==> flow/design.v <==
module pwm #(
	parameter CLK_IN = 50_000_000,  
	parameter FREQ_SERVO = 50      
)(
	input logic clk,          
	input logic rst_n,        
       	input logic [17:0] duty,  
	output logic pwm_out      
);
	localparam TOTAL_PERIOD = CLK_IN/FREQ_SERVO;   
	logic [19:0] counter;  
	always_ff@(posedge clk or negedge rst_n)begin
		if (!rst_n) begin                    
			counter <= '0;
		end else begin
			if (counter < TOTAL_PERIOD - 1)begin
				counter <= counter + 1;
			end else begin
				counter <= '0;
			end
         	end
	end
	assign pwm_out = (counter < duty);  
endmodule
Step by step through the tools: pwm
Tool output for the design above, in the order of the flow.
Lines are those of the file above, counted from 1.
Operators: Yosys type, input widths -> output width; for muxes data width and select width s.
Library cell names are shortened.
{"block": "inputs", "design": "pwm", "clk_port": "clk", "cell_library": "sky130hd", "lib_corner": "tt_025C_1v80"}

Elaborated design
Yosys after proc, flatten, opt, wreduce and memory -nomap, before mapping. Enables and synchronous resets that opt folds into registers are not counted as muxes. Memory bits, and registers merged into a memory's read port (data or address), are not among the register bits. Print and check cells are not counted. Equal cells are merged and count once.
{"block": "bits", "ff_bits": 20, "latchBits": 0, "ramBits": 0, "romBits": 0, "clocked_rd_ports_x_width": 0, "n_memories": 0, "in_bits": 20, "out_inout_bits": 1, "wordCells": 5}
{"block": "op_classes", "add_sub_neg": 1, "n_mul": 0, "div_mod_pow": 0, "cmp": 2, "equal": 0, "n_shift": 0, "muxes": 1, "logic": 0, "n_reduce_logical": 0}
{"block": "ops", "operator": "$add 20x1->20 const B", "count": 1}
{"block": "ops", "operator": "$lt 20x18->1", "count": 1}
{"block": "ops", "operator": "$lt 20x20->1 const B", "count": 1}
{"block": "ops", "operator": "$mux 20", "count": 1}

Depth
Depth = most cells in a row (Yosys ltp): at word level without a register or memory, in the mapped netlist without a sequential cell, where the memories' decode and read muxes count.
{"block": "depth", "depth_word": 2, "abc_area": 0, "ltp_mapped": 6, "depth_no_buf": 6}

Netlist
Yosys stat after the flow's synthesis: flattened, memories mapped to cells. It holds for the ABC_AREA given above (unset counts as 0); a run with the other value may have another netlist.
{"block": "synth_totals", "mapped_cells": 162, "area_um2": 1430.1, "seq_area_um2": 500.5, "flip_flops": 20, "buffers": 3}
{"block": "by_type", "cell_type": "dfrtp_1", "count": 20, "type_area_um2": 500.48}
{"block": "by_type", "cell_type": "ha_1", "count": 18, "type_area_um2": 225.216}
{"block": "by_type", "cell_type": "inv_1", "count": 19, "type_area_um2": 71.318}
{"block": "by_type", "cell_type": "xnor2_1", "count": 7, "type_area_um2": 61.309}
{"block": "by_type", "cell_type": "nor2_1", "count": 15, "type_area_um2": 56.304}
{"block": "by_type", "cell_type": "a21oi_1", "count": 10, "type_area_um2": 50.048}
{"block": "by_type", "cell_type": "o21ai_0", "count": 10, "type_area_um2": 50.048}
{"block": "by_type", "cell_type": "or3_1", "count": 6, "type_area_um2": 37.536}
{"block": "by_type", "cell_type": "nand3_1", "count": 7, "type_area_um2": 35.034}
{"block": "by_type", "cell_type": "xor2_1", "count": 4, "type_area_um2": 35.034}
{"block": "by_type", "cell_type": "nand2_1", "count": 9, "type_area_um2": 33.782}
{"block": "by_type", "cell_type": "and2_1", "count": 3, "type_area_um2": 18.768}
{"block": "by_type", "cell_type": "nand4_1", "count": 3, "type_area_um2": 18.768}
{"block": "by_type", "cell_type": "a221oi_1", "count": 2, "type_area_um2": 17.517}
{"block": "by_type", "cell_type": "a21o_1", "count": 2, "type_area_um2": 15.014}
{"block": "by_type", "cell_type": "nor3_1", "count": 3, "type_area_um2": 15.014}
{"block": "by_type", "cell_type": "o31ai_1", "count": 2, "type_area_um2": 15.014}
{"block": "by_type", "cell_type": "or4_1", "count": 2, "type_area_um2": 15.014}
Other cell types: 18; their cells: 20.

Path before layout
OpenSTA on the mapped netlist: ideal clock, no wires. The path of least setup slack (recovery checks aside). Input and output delay are each 20% of the period. Register names are those of the netlist, which keeps one name where synthesis merged equal registers.
{"block": "synth_timing", "kind": "in2out", "startpoint": "input port duty[9]", "endpoint": "output port pwm_out", "clock_period_ps": 4390, "in_delay_ps": 878, "output_delay_ps": 878, "launch_ps": 878, "t_arrival_ps": 2136, "required_time_ps": 3512, "slack_ps": 1376, "delay_ps": 1258, "path_stages": 6, "n_path_buf": 0, "synth_period_reached_ps": 3014}
"delay_ps" = arrival - input delay + setup time.
A path that ends at an output port has no setup time.
"path_stages": output pins that drive a net of the path, with the launching flip-flop's if there is one; two outputs of one cell count as two.
"synth_period_reached_ps" is the clock period less the worst setup slack; recovery checks do not enter. This is arithmetic on one report: input and output delays are still those of the set period (20% each).
Between the ends stands the longest chain of elaborated cells between them, by number of cells; it is not shown to be the way that was timed. Of several equally long chains one is given.
Each line given opens the expression or statement behind the cell; cells for indexed reads and writes are added by Yosys, which also makes memories of some case tables.
{"block": "synth_via", "cell_sequence": "inv_1 ha_1 a21oi_1 o21ai_0 a2111o_1 a221oi_1", "elab_chain_cells": 1, "cells_between": 1, "lines_between": 1, "cone_classes": "compare: 1"}
{"block": "synth_rtl", "item": "start, declared", "line_no": 7, "text": "input logic [17:0] duty,"}
{"block": "synth_rtl", "item": "$lt 20x18->1", "line_no": 23, "text": "assign pwm_out = (counter < duty);"}
{"block": "synth_rtl", "item": "end, declared", "line_no": 8, "text": "output logic pwm_out"}

Path in the finished layout
Path of least setup slack in the final report of run 2 (OpenROAD, finished layout, wires in). Where an end is a register, its clock arrival counts in the times.
The path's times are printed in steps of 10 ps; the period is the one set.
{"block": "layout_timing", "kind": "reg2out", "startpoint": "register counter[13]", "endpoint": "output port pwm_out", "clock_period_ps": 2230, "output_delay_ps": 450, "launch_ps": 310, "t_arrival_ps": 2170, "required_time_ps": 1780, "slack_ps": -380, "path_stages": 7, "n_path_buf": 1}
Between the ends stands the longest chain of elaborated cells between them, by number of cells; it is not shown to be the way that was timed. Of several equally long chains one is given.
At most two assigning lines are given for a register; there are more.
{"block": "layout_via", "cell_sequence": "dfrtp_1 ha_4 a21o_1 a21oi_1 o21ai_0 a221oi_2 buf_2", "elab_chain_cells": 1, "cells_between": 1, "lines_between": 1, "cone_classes": "compare: 1"}
{"block": "layout_rtl", "item": "start, declared", "line_no": 11, "text": "logic [19:0] counter;"}
{"block": "layout_rtl", "item": "start, assigned", "line_no": 14, "text": "counter <= '0;"}
{"block": "layout_rtl", "item": "start, assigned", "line_no": 17, "text": "counter <= counter + 1;"}
{"block": "layout_rtl", "item": "$lt 20x18->1", "line_no": 23, "text": "assign pwm_out = (counter < duty);"}
{"block": "layout_rtl", "item": "end, declared", "line_no": 8, "text": "output logic pwm_out"}

pwm through Yosys and OpenROAD on sky130hd: 2 stored runs, unordered, with their settings and measured results. The constraints put input and output delay at 20% of the set period each and load the outputs with 0.01 pF.
"achievedPeriod_ps" = clock period - worst setup slack. The figure is calculated, with input and output delays left at 20% of the set period.
"critical_path_time_ps" = time allowed to the worst setup path (clock period - input delay - output delay, where it has them) - its slack; a late launch clock adds to it, a late capture clock takes from it.
"power_mw" is the tool's figure for a default switching activity; nothing was simulated.
"critical_path_time_ps" is given in steps of 10 ps.

{"run": "run 1", "settings": { "period_ns": 1.43, "CORE_UTILIZATION": 70, "SETUP_SLACK_MARGIN": 0.06, "PLACE_DENSITY_LB_ADDON": 0.1, "CORE_ASPECT_RATIO": 0.67, "CELL_PAD_IN_SITES_GLOBAL_PLACEMENT": 3, "CELL_PAD_IN_SITES_DETAIL_PLACEMENT": 0, "TNS_END_PERCENT": 35, "ABC_AREA": 0, "GPL_TIMING_DRIVEN": 0, "GPL_ROUTABILITY_DRIVEN": 1, "CAP_MARGIN": 20, "CORE_MARGIN": 2, "SLEW_MARGIN": 20 }, "outcome": "no final report: placement broke off with FLW-0024"}
{"run": "run 2", "settings": { "period_ns": 2.23, "CORE_UTILIZATION": 62, "CAP_MARGIN": 20, "CORE_MARGIN": 2, "SLEW_MARGIN": 20 }, "results": { "yosys.chip_area_um2": 1430.1, "timing.setup.ws_ps": -384, "power_mw": 0.6923, "achievedPeriod_ps": 2614, "critical_path_time_ps": 2170, "critical_path_type": "reg2out", "finish.utilization_pct": 95.8, "post_route_stdcell_area_um2": 2099.5, "total_die_area_um2": 2706.6, "total_negative_slack_ps": -384 }}
