==> flow/design.v <==
module control_pid #(
	parameter int KP = 100,
	parameter int KI = 1,
	parameter int KD = 10
)(
	input logic clk,
	input logic rst_n,
	input logic [11:0] gtob_out,   
	input logic [11:0] position_b_out,            
	output logic [17:0] duty_out     
);
	logic signed [31:0] error;
	logic signed [31:0] last_error;
	logic signed [31:0] control_val;
	logic signed [31:0] integral;
	logic signed [31:0] derivative;
	localparam signed [31:0] MIN_DUTY = 32'd50000;  
	localparam signed [31:0] OFFSET = 32'd75000;  
	localparam signed [31:0] MAX_DUTY= 32'd100000;  
	always_ff @(posedge clk or negedge rst_n) begin
		if(!rst_n) begin
			integral <= 0;
			last_error <= 0;
			duty_out <= 18'd0;  
		end else begin 
			error <= $signed({1'b0, gtob_out}) - $signed({1'b0, position_b_out});
			integral <= integral + error;   
			derivative <= error - last_error;    
			last_error <= error;    
			control_val <= OFFSET + (KP * error) + (KI * integral) + (KD * derivative);   
			if (control_val > MAX_DUTY)   
				duty_out <= MAX_DUTY;
			else if (control_val < MIN_DUTY)
				duty_out <= MIN_DUTY;
			else
				duty_out <= control_val[17:0];
		end
	end
endmodule
From RTL to reports: control_pid
The steps from the RTL of control_pid to its reports follow in flow order.
Lines are those of the file above, counted from 1.
Operators: Yosys type, input widths -> output width; for muxes data width and select width s.
Library cell names are shortened.
A cell with -- has no value.
Set-up
  design top: control_pid
  clock: clk
  standard-cell library: sky130hd
  library corner: tt_025C_1v80

After elaboration
Source: Yosys, flattened and elaborated, memories not mapped. Widths are those after wreduce; folded enables and synchronous resets count as part of the registers. Registers that Yosys merges into a memory's read port (data or address) are not register bits. Print and check cells do not count. Equal cells are merged and count once.
Cells by class
  add/sub/neg operators: 6
  multiply operators: 2
  $lt $le $gt $ge: 2
  mux-type cells: 2
Operator list (count)
  $mul 6x32->30 const A: 1
  $mul 4x32->31 const A: 1
  $add 32x32->32: 3
  $mux 18: 2
  $add 18x32->32 const A: 1
  $lt 32x17->1 const B: 1
  $gt 32x18->1 const B: 1
  $sub 32x32->32: 1
  $sub 12x12->13: 1
Storage and ports
  bits in registers: 178
  input bits: 26
  output and inout bits: 18
  cells after elaboration: 18

Logic depth
Depth = most cells in a row (Yosys ltp): at word level without a register or memory, in the mapped netlist without a sequential cell, where the memories' decode and read muxes count.
Depth
  depth after elaboration: 4
  ABC_AREA: 0
  gate-level depth with buffers: 27
  depth with buffers taken out: 26

Mapped cells and area
Source: synth_stat.txt of the flow (Yosys; design flattened, memories mapped). It holds for the ABC_AREA given above (unset counts as 0); a run with the other value may have another netlist.
Mapped netlist
  standard cells after synthesis: 1295
  chip area (Yosys): 0.0126747 mm²
  sequential part of the area: 0.0038587 mm²
  mapped flip-flops: 139
  buffer cells: 14
Cell types
  ha_1: count 211, area in all 2.64E+03 µm²
  edfxtp_1: count 76, area in all 2.28E+03 µm²
  dfrtp_1: count 63, area in all 1.58E+03 µm²
  fa_1: count 51, area in all 1.02E+03 µm²
  xnor2_1: count 74, area in all 648.122 µm²
  inv_1: count 163, area in all 611.837 µm²
  a21oi_1: count 89, area in all 445.427 µm²
  a21o_1: count 52, area in all 390.374 µm²
  nor2_1: count 97, area in all 364.099 µm²
  o21ai_0: count 50, area in all 250.24 µm²
  xor2_1: count 25, area in all 218.96 µm²
  nand2_1: count 56, area in all 210.202 µm²
  o21a_1: count 16, area in all 120.115 µm²
  nor2b_1: count 19, area in all 118.864 µm²
  o31ai_1: count 15, area in all 112.608 µm²
  nor3_1: count 21, area in all 105.101 µm²
  nand3_1: count 16, area in all 80.077 µm²
  a211oi_1: count 10, area in all 75.072 µm²
Other cell types: 54; their cells: 191.

Worst setup path after synthesis
OpenSTA on the mapped netlist: ideal clock, no wires. The path of least setup slack (recovery checks aside). Input and output delay are each 20% of the period. Register names are those of the netlist, which keeps one name where synthesis merged equal registers.
Path after synthesis
  path type: register -> register
  start: register error[1]
  end: register control_val[25]
  clock period: 7.41 ns
  setup time: 0.261 ns
  time at the first pin: 0.000 ns
  data arrival time: 5.762 ns
  required time: 7.149 ns
  path slack: 1.387 ns
  delay of the path: 6.023 ns
  driving pins on the path: 26
  path buffers: 0
  period reached after synthesis: 6.023 ns
"delay of the path" is the arrival time less input delay plus setup time.
"driving pins on the path" counts driving pins, that of a launching flip-flop among them; a cell with two outputs on the path counts twice.
"period reached after synthesis" = period - worst setup slack (recovery checks aside). The figure is calculated, with input and output delays left at 20% of the set period.
Between the ends stands the longest chain of elaborated cells between them, by number of cells; it is not shown to be the way that was timed. Of several equally long chains one is given.
Each line given opens the expression or statement behind the cell; cells for indexed reads and writes are added by Yosys, which also makes memories of some case tables.
Between the ends, after synthesis
  cell sequence: edfxtp_1 > ha_1 > fa_1 > ha_1 > ha_1 > fa_1 > a21o_1 > a21oi_1 > o21ai_1 > o31ai_2 > o21ai_1 > o21ai_0 > nand2b_1 > xnor2_1 > fa_1 > inv_1 > ha_1 > ha_1 > a21oi_1 > nor2_1 > a21oi_1 > inv_1 > a211o_1 > a21oi_1 > nor4bb_1 > a311o_1
  cells in the longest elaborated chain: 4
  elaborated cells between the ends (all ways): 4
  source lines of those cells: 1
  those cells by class: add/sub (3); mul (1)
Ends and longest elaborated chain, after synthesis
  from (decl): line 12  | logic signed [31:0] error;
  from (assign): line 26  | error <= $signed({1'b0, gtob_out}) - $signed({1'b0, position_b_out});
  $mul 6x32->30: line 30  | control_val <= OFFSET + (KP * error) + (KI * integral) + (KD * derivative);
  $add 18x32->32: line 30
  $add 32x32->32 x2: line 30
  to (assign): line 30
  to (decl): line 14  | logic signed [31:0] control_val;

Timing after layout
From the final timing report of job 1: the path of least setup slack in the routed layout; clock arrival at registers is part of the times.
Path after layout
  path type: register -> register
  start: register error[2]
  end: register control_val[25]
  clock period: 4.57 ns
  setup time: 0.25 ns
  time at the first pin: 0.43 ns
  data arrival time: 6.10 ns
  required time: 4.76 ns
  path slack: -1.35 ns
  driving pins on the path: 24
  path buffers: 2
Between the ends stands the longest chain of elaborated cells between them, by number of cells; it is not shown to be the way that was timed. Of several equally long chains one is given.
Between the ends, after layout
  cell sequence: edfxtp_1 > ha_1 > fa_1 > ha_4 > buf_6 > fa_2 > a21o_1 > a21oi_2 > o21ai_2 > o31ai_4 > o21ai_2 > o21ai_1 > nand2b_1 > xnor2_2 > fa_1 > inv_2 > ha_4 > ha_4 > nand3_1 > nor2_1 > a211o_1 > a21oi_2 > buf_4 > a311o_1
  cells in the longest elaborated chain: 4
  elaborated cells between the ends (all ways): 4
  source lines of those cells: 1
  those cells by class: add/sub (3); mul (1)
Ends and longest elaborated chain, after layout
  from (decl): line 12  | logic signed [31:0] error;
  from (assign): line 26  | error <= $signed({1'b0, gtob_out}) - $signed({1'b0, position_b_out});
  $mul 6x32->30: line 30  | control_val <= OFFSET + (KP * error) + (KI * integral) + (KD * derivative);
  $add 18x32->32: line 30
  $add 32x32->32 x2: line 30
  to (assign): line 30
  to (decl): line 14  | logic signed [31:0] control_val;

--- measured runs ---
Measured data: module control_pid, platform sky130hd, 2 stored runs of the flow under differing settings, order arbitrary. Input and output delays are each 20% of the period that was set; the output load is 0.01 pF.
"period achieved" = clock period - worst setup slack. The figure is calculated, with input and output delays left at 20% of the set period.
"critical path time": the worst setup path's part of the clock period (all of it between registers, 20% less for each end at a port) less its slack. A launch clock that arrives late makes it longer, a capture clock that arrives late makes it shorter.

==> job 1: settings <==
{ "period_ns": 4.57, "CORE_UTILIZATION": 66, "SETUP_SLACK_MARGIN": 1.03, "PLACE_DENSITY_LB_ADDON": 0.05, "CORE_ASPECT_RATIO": 1.45, "TNS_END_PERCENT": 5, "GPL_TIMING_DRIVEN": 0, "CTS_CLUSTER_SIZE": 68, "CTS_CLUSTER_DIAMETER": 66, "CAP_MARGIN": 25, "CORE_MARGIN": 2, "SLEW_MARGIN": 20 }
==> job 1: results <==
period achieved: 5.917 ns
synthesized cell area: 0.0126747 mm²
std-cell area (final layout): 0.0149618 mm²
total die area: 0.0203481 mm²
post-route setup TNS: -18.960 ns
setup slack of the worst path: -1.347 ns
critical path time: 5.92 ns
critical path kind: register -> register
utilization: 78.7%

==> job 2: settings <==
{ "period_ns": 9.55, "CAP_MARGIN": 20, "CORE_MARGIN": 2, "CORE_UTILIZATION": 40, "SLEW_MARGIN": 20 }
==> job 2: results <==
utilization: 45.0%
std-cell area (final layout): 0.0141323 mm²
setup slack of the worst path: 3.007 ns
period achieved: 6.543 ns
critical path time: 6.54 ns
critical path kind: register -> register
post-route setup TNS: 0.000 ns
total die area: 0.0331258 mm²
synthesized cell area: 0.0126747 mm²
--- end ---
