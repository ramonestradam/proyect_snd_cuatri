==> flow/design.v <==
module current_process#(
	parameter [11:0] CURRENT_MAX = 12'd2500,  
	parameter TIME_LIMIT = 1000000  
)(
	input logic clk,
	input logic rst_n,
	input logic [11:0] current_b_out,
	output logic current_high
);
	logic [($clog2(TIME_LIMIT + 1))-1 : 0] time_current_high;
	always_ff @(posedge clk or negedge rst_n) begin
		if(!rst_n) begin
			time_current_high <= 0;
			current_high <= 1'b0;
		end else begin
			if (current_b_out > CURRENT_MAX) begin
				if(TIME_LIMIT > time_current_high) begin
					time_current_high <= time_current_high + 1'b1;
					current_high <= 1'b0;
				end else begin
					current_high <= 1'b1;
				end
			end else begin
				time_current_high <= '0;
				current_high <= 1'b0;
			end
		end
	end
endmodule
======== Tool chain data of current_process ========
Tool output for the design above, in the order of the flow.
Line numbers count from 1 in the design file above.
Operators carry their Yosys type and port widths (W data, S select, Z words).
Library cell names are shortened.
A cell with n/a has no value.
design
  top ..................................... current_process
  clock input ............................. clk
  cell library ............................ sky130hd
  corner .................................. tt_025C_1v80

======== Elaborated design ========
Counts by Yosys on the flattened word-level netlist (proc, flatten, opt, wreduce; memories kept). Register bits leave out memories and registers merged into their read ports (data or address). Print and check cells are left out. Cells with the same type and inputs are merged into one.
bit counts
  bits in registers ....................... 21
  input port bits ......................... 14
  cells after elaboration ................. 10
operators by class
  $add $sub $neg .......................... 1
  magnitude comparators ................... 2
  eq/ne operators ......................... 1
  muxes and demuxes ....................... 4
operators with widths
  operator                 number
  $mux W20                 2
  $add A20 B1 Y20 const B  1
  $gt A20 B20 Y1 const A   1
  $gt A12 B12 Y1 const B   1
  $ne A2 B1 Y1 const B     1
  $mux W1                  2

======== Depth ========
Longest topological path by Yosys (ltp), each cell counted once; first at word level (registers and memories cut), then after technology mapping (sequential cells cut; the memories' decode and read muxes count).
depth
  depth in word-level cells ............... 3
  ABC_AREA ................................ 0
  depth in mapped cells ................... 6

======== Netlist ========
Source: synth_stat.txt of the flow (Yosys; design flattened, memories mapped). It holds for the ABC_AREA given above (unset counts as 0); a run with the other value may have another netlist.
cells by type
  cell type  number
  dfrtp_1    21
  a21oi_1    17
  o31ai_1    9
  or4_1      9
  nand4_1    8
  o21ai_0    10
  or3_1      7
  nand3_1    8
  a311oi_4   1
  ha_1       2
  nor4_4     1
  buf_2      4
  mux2i_1    2
  and4_1     2
  inv_1      4
  and3_1     2
  nor2b_1    2
  o31ai_2    1
Not listed: further types 11, cells in them 17.
mapped netlist
  cell count .............................. 127
  synthesis area .......................... 1207.4 µm²
  sequential part of the area ............. 525.5 µm²
  flip-flops .............................. 21
  buffers ................................. 8

======== Timing after synthesis ========
Source: OpenSTA report_checks on the synthesized netlist (no wires, ideal clock, input and output delay 20% of the period each), path of least setup slack; recovery checks are left aside. Register names are those of the netlist, which keeps one name where synthesis merged equal registers.
path after synthesis
  path type ............................... flip-flop to flip-flop
  from .................................... register time_current_high[12]
  to ...................................... register time_current_high[3]
  clock period ............................ 1680 ps
  library setup time ...................... 78 ps
  data arrival time ....................... 1632 ps
  path slack .............................. -30 ps
  path delay .............................. 1710 ps
  stages on the path ...................... 6
  path buffers ............................ 1
  period reached after synthesis .......... 1710 ps
"path delay" is the arrival time less input delay plus setup time.
"stages on the path" counts driving pins, that of a launching flip-flop among them; a cell with two outputs on the path counts twice.
"period reached after synthesis" = period - worst setup slack (recovery checks aside). The figure is calculated, with input and output delays left at 20% of the set period.
The rows between start and end are the longest chain of elaborated cells between them; the timing report does not say that the signal goes this way. Where chains are equally long, one stands for them.
A line is the first line of the expression or statement that the cell stems from. Yosys adds cells for indexed reads and writes and turns some case tables into memories.
At most two assigning lines are given for a register; there are more.
on the way, after synthesis
  cells stage by stage .................... dfrtp_1 nor4_4 a311oi_4 buf_6 or4_1 a21oi_1
  length of the longest elaborated chain .. 3
  elaborated cells on any way between the ends .. 4
  those cells by class .................... compare: 1; eq/ne: 1; mux: 2
ends and longest elaborated chain, after synthesis
  what            line  RTL
  from (decl)     10    logic [($clog2(TIME_LIMIT + 1))-1 : 0] time_current_high;
  from (assign)   13    time_current_high <= 0;
  from (assign)   18    time_current_high <= time_current_high + 1'b1;
  $gt A20 B20 Y1  17    if(TIME_LIMIT > time_current_high) begin
  $mux W20        17
  $mux W20        16    if (current_b_out > CURRENT_MAX) begin
  to (assign)     13
  to (assign)     18
  to (decl)       10

======== Timing after layout ========
Path of least setup slack in the final report of job 1 (OpenROAD, finished layout, wires in). Where an end is a register, its clock arrival counts in the times.
The report prints the path's times to 10 ps; the period is as set.
path after layout
  path type ............................... flip-flop to flip-flop
  from .................................... register time_current_high[12]
  to ...................................... register time_current_high[17]
  clock period ............................ 1900 ps
  library setup time ...................... 60 ps
  data arrival time ....................... 2070 ps
  path slack .............................. 70 ps
  stages on the path ...................... 6
  path buffers ............................ 1
The rows between start and end are the longest chain of elaborated cells between them; the timing report does not say that the signal goes this way. Where chains are equally long, one stands for them.
At most two assigning lines are given for a register; there are more.
on the way, after layout
  cells stage by stage .................... dfrtp_1 nor4_4 a311oi_4 buf_12 or4_1 a21oi_1
  length of the longest elaborated chain .. 3
  elaborated cells on any way between the ends .. 5
  those cells by class .................... add/sub: 1; compare: 1; eq/ne: 1; mux: 2
ends and longest elaborated chain, after layout
  what             line  RTL
  from (decl)      10    logic [($clog2(TIME_LIMIT + 1))-1 : 0] time_current_high;
  from (assign)    13    time_current_high <= 0;
  from (assign)    18    time_current_high <= time_current_high + 1'b1;
  $add A20 B1 Y20  18
  $mux W20         17    if(TIME_LIMIT > time_current_high) begin
  $mux W20         16    if (current_b_out > CURRENT_MAX) begin
  to (assign)      13
  to (assign)      18
  to (decl)        10

Top module current_process; platform sky130hd; tools Yosys and OpenROAD; 2 stored runs in no particular order. Input and output delays are each 20% of the period that was set; the output load is 0.01 pF.
"period achieved" means the clock period less the worst setup slack. The figure is calculated, with input and output delays left at 20% of the set period.
"time on the worst setup path": the worst setup path's part of the clock period (all of it between registers, 20% less for each end at a port) less its slack. A launch clock that arrives late makes it longer, a capture clock that arrives late makes it shorter.
"time on the worst setup path" is known to 10 ps.

---- job 1 ----
settings
  period_ns = 1.9
  CORE_UTILIZATION = 42
  SETUP_SLACK_MARGIN = 0.36
  PLACE_DENSITY_LB_ADDON = 0.06
  HOLD_SLACK_MARGIN = 0.18
  TNS_END_PERCENT = 20
  GPL_ROUTABILITY_DRIVEN = 0
  CTS_CLUSTER_SIZE = 38
  CTS_CLUSTER_DIAMETER = 310
  CAP_MARGIN = 20
  CORE_MARGIN = 2
  SLEW_MARGIN = 20
results
  Yosys chip area after synthesis ......... 1207.4 µm²
  total die area .......................... 3319.5 µm²
  final utilization ....................... 57.2%
  worst setup slack after layout .......... 75 ps
  period achieved ......................... 1825 ps
  time on the worst setup path ............ 1830 ps
  kind of the worst setup path ............ flip-flop to flip-flop

---- job 2 ----
settings
  period_ns = 2.37
  CORE_UTILIZATION = 67
  PLACE_DENSITY = 0.49
  CORE_MARGIN = 5
  CELL_PAD_IN_SITES_GLOBAL_PLACEMENT = 2
  CELL_PAD_IN_SITES_DETAIL_PLACEMENT = 0
  TNS_END_PERCENT = 100
  ABC_AREA = 0
  GPL_TIMING_DRIVEN = 0
  GPL_ROUTABILITY_DRIVEN = 1
  CTS_CLUSTER_SIZE = 62
  CTS_CLUSTER_DIAMETER = 358
  CAP_MARGIN = 0
  MAX_ROUTING_LAYER = met4
  SLEW_MARGIN = 20
results
  did not finish, placement stopped with GPL-0301
